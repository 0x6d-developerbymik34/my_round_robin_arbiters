==> flow/design.v <==
module simple_arbiter #(
    parameter REQUASTERS_QUANT = 8
) (
    input clk,
    input rst,
    input logic [REQUASTERS_QUANT - 1:0] req,
    output logic [REQUASTERS_QUANT - 1:0] grants 
);
    logic [REQUASTERS_QUANT - 1:0] static_req, static_grants, pointer_req;
    logic [$clog2(REQUASTERS_QUANT) - 1:0] ptr, new_ptr;
    assign static_req = (req >> ptr) | (req << (REQUASTERS_QUANT - ptr));
    assign grants = (static_grants << ptr) | (static_grants  >> (REQUASTERS_QUANT - ptr));
    always_comb begin
        static_grants = 'b0;
        for (int i = REQUASTERS_QUANT - 1; i >= 0; i--)
            if (static_req[i]) begin
                static_grants = (1'b1 << i);
            end
    end
    assign pointer_req = static_req ^ static_grants;
    always_comb begin
        new_ptr = 'b0;
        for (int i = REQUASTERS_QUANT - 1; i >= 0; i--)
            if (pointer_req[i]) begin
                new_ptr = i;
            end
    end
    always_ff @(posedge clk or posedge rst)
        if (rst) ptr <= 'b0;
        else ptr <= ptr + new_ptr;
endmodule
# --- Reports on simple_arbiter ---
# Tool output for the design above, in the order of the flow.
# Line numbers count from 1 in the design file above.
# Operators carry their Yosys type and port widths (W data, S select, Z words).
# Cell names lack the library's common part.
inputs:
  design: "simple_arbiter"
  clock_port: "clk"
  cell_library: "sky130hd"
  lib_corner: "tt_025C_1v80"

# --- After elaboration ---
# Source: Yosys, flattened and elaborated, memories not mapped. Widths are those after wreduce; folded enables and synchronous resets count as part of the registers. Registers that Yosys merges into a memory's read port (data or address) are not register bits. Print and check cells do not count. Equal cells are merged and count once.
bits:
  regBits: 3
  ramBits: 0
  clocked_rd_ports_x_width: 0
  elab_cells: 26
  latchBits: 0
  mem_bits_ro: 0
  n_memories: 0
  inputBits: 10
classes:
  n_div: 0
  reduce_logical: 0
  n_eq: 0
  n_cmp: 0
  shift: 4
  muxes: 16
  n_logic: 3
  mul: 0
  addsub: 2
op_table:
  columns: ["operator", "n"]
  rows:
  - ["$mux W8", 8]
  - ["$shl A8 B32 Y8", 1]
  - ["$shr A8 B32 Y8", 1]
  - ["$mux W3", 8]
  - ["$or A8 B8 Y8", 2]
  - ["$shl A8 B3 Y8", 1]
  - ["$shr A8 B3 Y8", 1]
  - ["$xor A8 B8 Y8", 1]
  - ["$sub A4 B3 Y5 const A", 1]
  - ["$add A3 B3 Y3", 1]

# --- Longest topological paths ---
# Yosys ltp: most cells in a row. Word level: on the elaborated netlist, between registers, memories and ports. Mapped: between sequential cells and ports; inverters and the memories' decode and read muxes count.
logic_depth:
  depth_word: 21
  ABC_AREA: 1
  depth_mapped: 30
  ltp_nobuf: 27

# --- After synthesis ---
# Source: synth_stat.txt of the flow (Yosys; design flattened, memories mapped). It holds for the ABC_AREA given above (unset counts as 0); a run with the other value may have another netlist.
synth_totals:
  ff_cells: 3
  mapped_area_um2: 1478.9
  cells: 281
  seq_area_um2: 75.1
types:
  columns: ["type", "n"]
  rows:
  - ["nand2_1", 112]
  - ["nand3_1", 53]
  - ["dfrtp_1", 3]
  - ["inv_1", 18]
  - ["nand2_4", 6]
  - ["nor2_1", 17]
  - ["nand3_2", 6]
  - ["a21oi_1", 11]
  - ["nand3_4", 3]
  - ["o21ai_0", 7]
  - ["buf_2", 6]
  - ["o21ai_1", 6]
  - ["ha_1", 2]
  - ["nand2_2", 4]
  - ["nor2_4", 2]
  - ["buf_12", 1]
  - ["fa_1", 1]
  - ["nor2_2", 3]
# Other cell types: 15; their cells: 20.

# --- Worst setup path after synthesis ---
# Source: OpenSTA report_checks on the synthesized netlist (no wires, ideal clock, input and output delay 20% of the period each), path of least setup slack; recovery checks are left aside. Register names are those of the netlist, which keeps one name where synthesis merged equal registers.
synth_path:
  path_type: "reg-to-output"
  from: "reg ptr[1]"
  to: "out grants[1]"
  t_first_pin_ps: 0
  output_delay_ps: 1230
  t_required_ps: 4920
  path_delay_ps: 2728
  setup_slack_ps: 2192
  arrival_time_ps: 2728
  path_stages: 18
  period_ps: 6150
  n_path_buf: 4
  synth_period_reached_ps: 3958
# "path_delay_ps" = arrival - input delay + setup time.
# A path that ends at an output port has no setup time.
# "path_stages" counts driving pins, that of a launching flip-flop among them; a cell with two outputs on the path counts twice.
# "synth_period_reached_ps" = period - worst setup slack (recovery checks aside). The figure is calculated, with input and output delays left at 20% of the set period.
# Between the ends stands the longest chain of elaborated cells between them, by number of cells; it is not shown to be the way that was timed. Of several equally long chains one is given.
# Each line given opens the expression or statement behind the cell; cells for indexed reads and writes are added by Yosys, which also makes memories of some case tables.
synth_via:
  path_cell_list: "dfrtp_1 -> inv_1 -> buf_2 -> buf_1 -> ha_1 -> clkbuf_2 -> inv_1 -> buf_4 -> nand3_1 -> nand3_1 -> nand2_1 -> a21oi_2 -> nand3_1 -> nor3_2 -> nand3_1 -> nand3_1 -> nand2_1 -> nand2_1"
  elab_chain_len: 13
  cone_cells: 15
synth_rtl:
  columns: ["element", "line_no", "rtl"]
  rows:
  - ["from (decl)", 10, "logic [$clog2(REQUASTERS_QUANT) - 1:0] ptr, new_ptr;"]
  - ["from (assign)", 29, "if (rst) ptr <= 'b0;"]
  - ["from (assign)", 30, "else ptr <= ptr + new_ptr;"]
  - ["$sub A4 B3 Y5", 11, "assign static_req = (req >> ptr) | (req << (REQUASTERS_QUANT - ptr));"]
  - ["$shl A8 B32 Y8", 11, null]
  - ["$or A8 B8 Y8", 11, null]
  - ["$mux W8 x8", 16, "if (static_req[i]) begin"]
  - ["$shl A8 B3 Y8", 12, "assign grants = (static_grants << ptr) | (static_grants  >> (REQUASTERS_QUANT - ptr));"]
  - ["$or A8 B8 Y8", 12, null]
  - ["to (decl)", 7, "output logic [REQUASTERS_QUANT - 1:0] grants"]

# --- Worst path after layout ---
# From the final timing report of run 2: the path of least setup slack in the routed layout; clock arrival at registers is part of the times.
# The path's times are printed in steps of 10 ps; the period is the one set.
layout_path:
  path_type: "reg-to-reg"
  from: "reg ptr[0]"
  to: "reg ptr[2]"
  n_path_buf: 4
  setup_time_ps: 110
  setup_slack_ps: -630
  t_first_pin_ps: 220
  path_stages: 28
  arrival_time_ps: 3560
  t_required_ps: 2930
  period_ps: 2810
# Between the ends stands the longest chain of elaborated cells between them, by number of cells; it is not shown to be the way that was timed. Of several equally long chains one is given.
layout_via:
  path_cell_list: "dfrtp_2 -> inv_6 -> buf_6 -> buf_16 -> nand2_2 -> nand2_1 -> nand2_1 -> nor2_1 -> a21oi_4 -> nand3_4 -> buf_6 -> buf_4 -> nor2_2 -> nor2_1 -> nand2_1 -> nand2_1 -> nand2_1 -> nand2_1 -> nand2_1 -> nand2_2 -> ha_4 -> inv_2 -> fa_2 -> xor2_2 -> inv_1 -> nand3_2 -> nand2_1 -> inv_1"
  elab_chain_len: 21
  cone_cells: 22
layout_rtl:
  columns: ["element", "line_no", "rtl"]
  rows:
  - ["from (decl)", 10, "logic [$clog2(REQUASTERS_QUANT) - 1:0] ptr, new_ptr;"]
  - ["from (assign)", 29, "if (rst) ptr <= 'b0;"]
  - ["from (assign)", 30, "else ptr <= ptr + new_ptr;"]
  - ["$sub A4 B3 Y5", 11, "assign static_req = (req >> ptr) | (req << (REQUASTERS_QUANT - ptr));"]
  - ["$shl A8 B32 Y8", 11, null]
  - ["$or A8 B8 Y8", 11, null]
  - ["$mux W8 x8", 16, "if (static_req[i]) begin"]
  - ["$xor A8 B8 Y8", 20, "assign pointer_req = static_req ^ static_grants;"]
  - ["$mux W3 x8", 24, "if (pointer_req[i]) begin"]
  - ["$add A3 B3 Y3", 30, null]
  - ["to (assign)", 29, null]
  - ["to (assign)", 30, null]
  - ["to (decl)", 10, null]

# Measured data: module simple_arbiter, platform sky130hd, 2 stored runs of the flow under differing settings, order arbitrary. Input and output delays are each 20% of the period that was set; the output load is 0.01 pF.
# "worst_setup_path_time_ps" = time allowed to the worst setup path (clock period - input delay - output delay, where it has them) - its slack; a late launch clock adds to it, a late capture clock takes from it.
# "worst_setup_path_time_ps" is given in steps of 10 ps.
runs:
  - name: "run 1"
    settings:
      period_ns: 4.32
      CORE_UTILIZATION: 51
      PLACE_DENSITY_LB_ADDON: 0.17
      HOLD_SLACK_MARGIN: 0.1
      CORE_MARGIN: 2
      CELL_PAD_IN_SITES_GLOBAL_PLACEMENT: 2
      TNS_END_PERCENT: 80
      ABC_AREA: 0
      GPL_ROUTABILITY_DRIVEN: 0
      SLEW_MARGIN: 10
      CAP_MARGIN: 20
    outcome: "no final report: placement broke off with FLW-0024"
  - name: "run 2"
    settings:
      period_ns: 2.81
      CORE_UTILIZATION: 35
      SETUP_SLACK_MARGIN: 0.27
      PLACE_DENSITY_LB_ADDON: 0.03
      CORE_ASPECT_RATIO: 1.57
      CORE_MARGIN: 10
      CELL_PAD_IN_SITES_GLOBAL_PLACEMENT: 2
      CELL_PAD_IN_SITES_DETAIL_PLACEMENT: 1
      TNS_END_PERCENT: 85
      ABC_AREA: 1
      GPL_ROUTABILITY_DRIVEN: 0
      CTS_CLUSTER_SIZE: 97
      CTS_CLUSTER_DIAMETER: 259
      CAP_MARGIN: 15
      SLEW_MARGIN: 30
    results:
      die_footprint_um2: 7292.2
      post_synth_area_um2: 1478.9
      final_cell_area_um2: 2542.4
      util_frac: 0.626
      setup_worst_slack_ps: -627
      setup_tns_ps: -4503
      worst_setup_path_time_ps: 3440
      timing.worst_path_kind: "reg-to-reg"
